==> flow/design.v <==
module top(
	input        clk,
	input        usb_tx,
	output       usb_rx,
	output [2:0] led
);
	logic       finish;
	logic [7:0] data;
	uart_tx TX (clk, finish, data, usb_rx);
	uart_rx RX (clk, usb_tx, finish, data);
	assign led[0] = finish;
	assign led[1] = ~usb_rx;
	assign led[2] = ~usb_tx;
endmodule
module uart_rx #(
	parameter CLK = 50000000,
	parameter BAUD_RATE = 115200,
	parameter BITS = 8
) (
	input                   clk,
	input                   rx,
	output logic            finish,
	output logic [BITS-1:0] data
);
	localparam CLK_DIVISOR = CLK / BAUD_RATE;
	logic [$clog2(CLK_DIVISOR):0] clkd;
	logic [$clog2(BITS)-1:0]      index;
	enum {IDLE, START, TRANSMISSION, STOP} state;
	initial begin
		finish = 1'b0;
		data = 0;
		clkd = 0;
		index = 0;
		state = IDLE;
	end
	always @(posedge clk) begin
		case (state)
		IDLE: begin
			clkd <= 0;
			index <= 0;
			finish <= 1'b0;
			if (rx == 1'b0) begin
				state <= START;
			end
		end
		START: begin
			if (clkd == (CLK_DIVISOR-1)/2) begin
				clkd <= 0;
				if (rx == 1'b0) begin
					state <= TRANSMISSION;
				end else begin
					state <= IDLE;
				end
			end else begin
				clkd <= clkd + 1;
			end
		end
		TRANSMISSION: begin
			if (clkd < CLK_DIVISOR-1) begin
				clkd <= clkd + 1;
			end else begin
				clkd <= 0;
				data[index] <= rx;
				if (index < (BITS-1)) begin
					index <= index + 1;
				end else begin
					index <= 0;
					state <= STOP;
				end
			end
		end
		STOP: begin
			finish <= 1'b1;
			if (clkd < CLK_DIVISOR-1) begin
				clkd <= clkd + 1;
			end else begin
				clkd <= 0;
				state <= IDLE;
			end
		end
		endcase
	end
endmodule
module uart_tx #(
	parameter CLK = 50000000,
	parameter BAUD_RATE = 115200,
	parameter BITS = 8
) (
	input                   clk,
	input                   send,
	input        [BITS-1:0] data,
	output logic            tx
);
	localparam CLK_DIVISOR = CLK / BAUD_RATE;
	logic [$clog2(CLK_DIVISOR):0] clkd;
	logic [$clog2(BITS)-1:0]      index;
	enum {IDLE, START, TRANSMISSION, STOP} state;
	initial begin
		tx = 1'b1;
		clkd = 0;
		index = 0;
		state = IDLE;
	end
	always @(posedge clk) begin
		case (state)
		IDLE: begin
			tx <= 1'b1;
			clkd <= 0;
			index <= 0;
			if (send) begin
				state <= START;
			end
		end
		START: begin
			tx <= 1'b0;
			if (clkd < CLK_DIVISOR-1) begin
				clkd <= clkd + 1;
			end else begin
				clkd <= 0;
				state <= TRANSMISSION;
			end
		end
		TRANSMISSION: begin
			tx <= data[index];
			if (clkd < CLK_DIVISOR-1) begin
				clkd <= clkd + 1;
			end else begin
				clkd <= 0;
				if (index < (BITS-1)) begin
					index <= index + 1;
				end else begin
					index <= 0;
					state <= STOP;
				end
			end
		end
		STOP: begin
			tx <= 1'b1;
			if (clkd < CLK_DIVISOR-1) begin
				clkd <= clkd + 1;
			end else begin
				clkd <= 0;
				state <= IDLE;
			end
		end
		endcase
	end
endmodule
# Step by step through the tools: top
# Tool output for the design above, in the order of the flow.
# Line numbers count from 1 in the design file above.
# Operators: Yosys type, input widths -> output width; for muxes data width and select width s.
# Library cell names are shortened.
design:
  design: "top"
  clock: "clk"
  library: "sky130hd"
  lib_corner: "tt_025C_1v80"

# Word-level counts
# Yosys after proc, flatten, opt, wreduce and memory -nomap, before mapping. Memory bits, and registers merged into a memory's read port (data or address), are not among the register bits. Print and check cells are not counted. Equal cells are merged and count once.
bits:
  output_inout_bits: 4
  ff_bits: 100
  elab_cells: 86
op_classes:
  n_reduce_logical: 16
  n_mux: 26
  n_cmp: 4
  shift: 3
  addsub: 5
  n_eq: 17
  bitwise: 6
op_table:
  columns: ["operator", "count"]
  rows:
  - ["$mux 32", 10]
  - ["$pmux 32 s4", 2]
  - ["$eq 32x2->1 const B", 4]
  - ["$eq 32x1->1 const B", 2]
  - ["$logic_not 32->1", 2]
  - ["$pmux 10 s3", 1]
  - ["$mux 10", 3]
  - ["$add 10x1->10 const B", 2]
  - ["$lt 10x9->1 const B", 2]
  - ["$pmux 10 s2", 1]
  - ["$ne 2x2->1 const B", 8]
  - ["$reduce_and 6->1", 2]
  - ["$pmux 3 s2", 2]
  - ["$mux 3", 4]
  - ["$eq 10x8->1 const B", 1]
  - ["$shift 1x4->8", 1]
  - ["$shift 1x4->8 const A", 1]
  - ["$reduce_bool 4->1", 2]
  - ["$shiftx 8x3->1", 1]
  - ["$and 8x8->8", 1]
  - ["$or 8x8->8", 1]
  - ["$not 8->8", 1]
  - ["$reduce_and 2->1", 3]
  - ["$reduce_bool 2->1", 3]
  - ["$add 3x1->3 const B", 2]
  - ["$lt 3x3->1 const B", 2]
  - ["$ne 2x1->1 const B", 2]
  - ["$reduce_or 2->1", 2]
# Not listed: further kinds 7, cells in them 9.

# Depth
# Longest topological path by Yosys (ltp), each cell counted once; first at word level (registers and memories cut), then after technology mapping (sequential cells cut; the memories' decode and read muxes count).
depth:
  ltp_word: 5
  abc_area: 0
  depth_mapped: 7
  mapped_depth_nobuf: 6

# Mapped cells and area
# The flow's flattened synthesis, as Yosys stat reports it; memories are mapped. The netlist is that of the ABC_AREA named above (0 if unset); the other value can give another one.
synth_totals:
  mapped_area_um2: 2369.8
  ffs: 40
  buffers: 5
  seqArea_um2: 1201.2
  cell_count: 220
types:
  columns: ["cell_type", "count", "type_area_um2"]
  rows:
  - ["edfxtp_1", 40, 1.2E+03]
  - ["ha_1", 20, 250.24]
  - ["nor2_1", 27, 101.347]
  - ["xor2_1", 10, 87.584]
  - ["xnor2_1", 9, 78.826]
  - ["nand2_1", 19, 71.318]
  - ["inv_1", 17, 63.811]
  - ["nand3_1", 12, 60.058]
  - ["o21ai_0", 8, 40.038]
  - ["mux2_2", 3, 33.782]
  - ["and3_1", 5, 31.28]
  - ["nor2b_1", 5, 31.28]
  - ["nand4_1", 4, 25.024]
  - ["mux4_2", 1, 22.522]
  - ["a21oi_1", 4, 20.019]
  - ["mux2i_1", 2, 20.019]
  - ["nor3_1", 4, 20.019]
  - ["nand2b_1", 3, 18.768]
# Other cell types: 20; their cells: 27.
# By module: a second synthesis without flattening, with its own total; a netlist apart from the flattened one above.
unflattened:
  cells_unflattened: 216
  hier_area_um2: 2458.6
# Each row is one instance without its submodules.
modules:
  columns: ["module", "n_inst", "area_um2", "cells", "seq_area_um2"]
  rows:
  - ["uart_rx", 1, 1493.9, 129, 720.7]
  - ["uart_tx", 1, 949.7, 84, 480.5]
  - ["top", 1, 15.0, 3, 0.0]

# Path before layout
# Path of least setup slack by OpenSTA after synthesis, without wires, with an ideal clock, recovery checks aside; 20% of the period is set as input and as output delay. Where synthesis merged equal registers, the netlist keeps one of their names.
synth_path:
  path_type: "register to register"
  from: "reg RX.clkd[0]"
  to: "reg (no name shown)"
  launch_ns: 0.000
  delay_ns: 1.922
  arrival_time_ns: 1.610
  period_ns: 3.0
  stages: 7
  path_slack_ns: 1.077
  setup_time_ns: 0.312
  period_less_setup_slack_ns: 1.923
# "delay_ns" = arrival - input delay + setup time.
# "stages" counts driving pins, that of a launching flip-flop among them; a cell with two outputs on the path counts twice.
# "period_less_setup_slack_ns" = period - worst setup slack (recovery checks aside). The figure is calculated, with input and output delays left at 20% of the set period.
# A register here has more assigning lines than the two given.
synth_between:
  cell_sequence: "edfxtp_1 -> inv_1 -> ha_1 -> or4b_1 -> o31ai_2 -> o21ai_1 -> nor3_1"
synth_rtl:
  columns: ["item", "line", "text"]
  rows:
  - ["from (decl)", 26, "logic [$clog2(CLK_DIVISOR):0] clkd;"]
  - ["from (assign)", 55, "clkd <= clkd + 1;"]
  - ["from (assign)", 60, "clkd <= clkd + 1;"]
# Chain of elaborated cells between the ends: none given.

# Path in the finished layout
# From the final timing report of entry A: the path of least setup slack in the routed layout; clock arrival at registers is part of the times.
layout_path:
  path_type: "register to register"
  from: "reg RX.clkd[0]"
  to: "reg (no name shown)"
  stages: 7
  setup_time_ns: 0.30
  path_slack_ns: -1.08
  launch_ns: 0.31
  period_ns: 1.19
  arrival_time_ns: 2.27
# A register here has more assigning lines than the two given.
layout_between:
  cell_sequence: "edfxtp_1 -> inv_1 -> ha_4 -> or4b_4 -> o31ai_4 -> o21ai_2 -> nor3_2"
layout_rtl:
  columns: ["item", "line", "text"]
  rows:
  - ["from (decl)", 26, "logic [$clog2(CLK_DIVISOR):0] clkd;"]
  - ["from (assign)", 55, "clkd <= clkd + 1;"]
  - ["from (assign)", 60, "clkd <= clkd + 1;"]
# Chain of elaborated cells between the ends: none given.

# Below are 2 stored runs of the flow (Yosys, OpenROAD; platform sky130hd) on top, each with its settings and what was measured, unordered. Constraints: input delay and output delay 20% of the set period each, output load 0.01 pF.
# By "period_reached_ns" is meant the clock period of the run minus its worst setup slack. This is arithmetic on one report: input and output delays are still those of the set period (20% each).
# "worst_path_allowed_less_slack_ns" means the part of the period allowed to the worst setup path (the constraints hold back 20% at inputs and 20% at outputs) less its slack; where the path has registers, the arrival times of their clocks count too.
# "fin_power_w" rests on the timing tool's default activity at the inputs, not on a simulated workload.
runs:
  - name: "entry A"
    settings:
      period_ns: 1.19
      CORE_UTILIZATION: 42
      PLACE_DENSITY_LB_ADDON: 0.03
      CORE_MARGIN: 8
      CELL_PAD_IN_SITES_DETAIL_PLACEMENT: 2
      TNS_END_PERCENT: 65
      GPL_TIMING_DRIVEN: 0
      CTS_CLUSTER_SIZE: 27
      MIN_ROUTING_LAYER: "met2"
      MAX_ROUTING_LAYER: "met5"
      CAP_MARGIN: 20
      SLEW_MARGIN: 20
    results:
      timing.setup.tns_ns: -34.078
      worst_path_allowed_less_slack_ns: 2.27
      path_kind: "register to register"
      dieArea_um2: 8301.9
      period_reached_ns: 2.265
      fin_power_w: 0.004829
      cell_area_final_um2: 3284.4
      timing.setup.ws_ns: -1.075
      hold_ws_ns: 0.467
      synthArea_um2: 2369.8
      fin_util_pct: 60.0
  - name: "entry B"
    settings:
      period_ns: 1.85
      CORE_UTILIZATION: 66
      SETUP_SLACK_MARGIN: 0.51
      HOLD_SLACK_MARGIN: 0.28
      CORE_ASPECT_RATIO: 1.12
      CORE_MARGIN: 7
      CELL_PAD_IN_SITES_GLOBAL_PLACEMENT: 2
      CELL_PAD_IN_SITES_DETAIL_PLACEMENT: 0
      CAP_MARGIN: 20
      MAX_ROUTING_LAYER: "met4"
      SLEW_MARGIN: 20
    outcome: "not finished: placement ended with error GPL-0301"
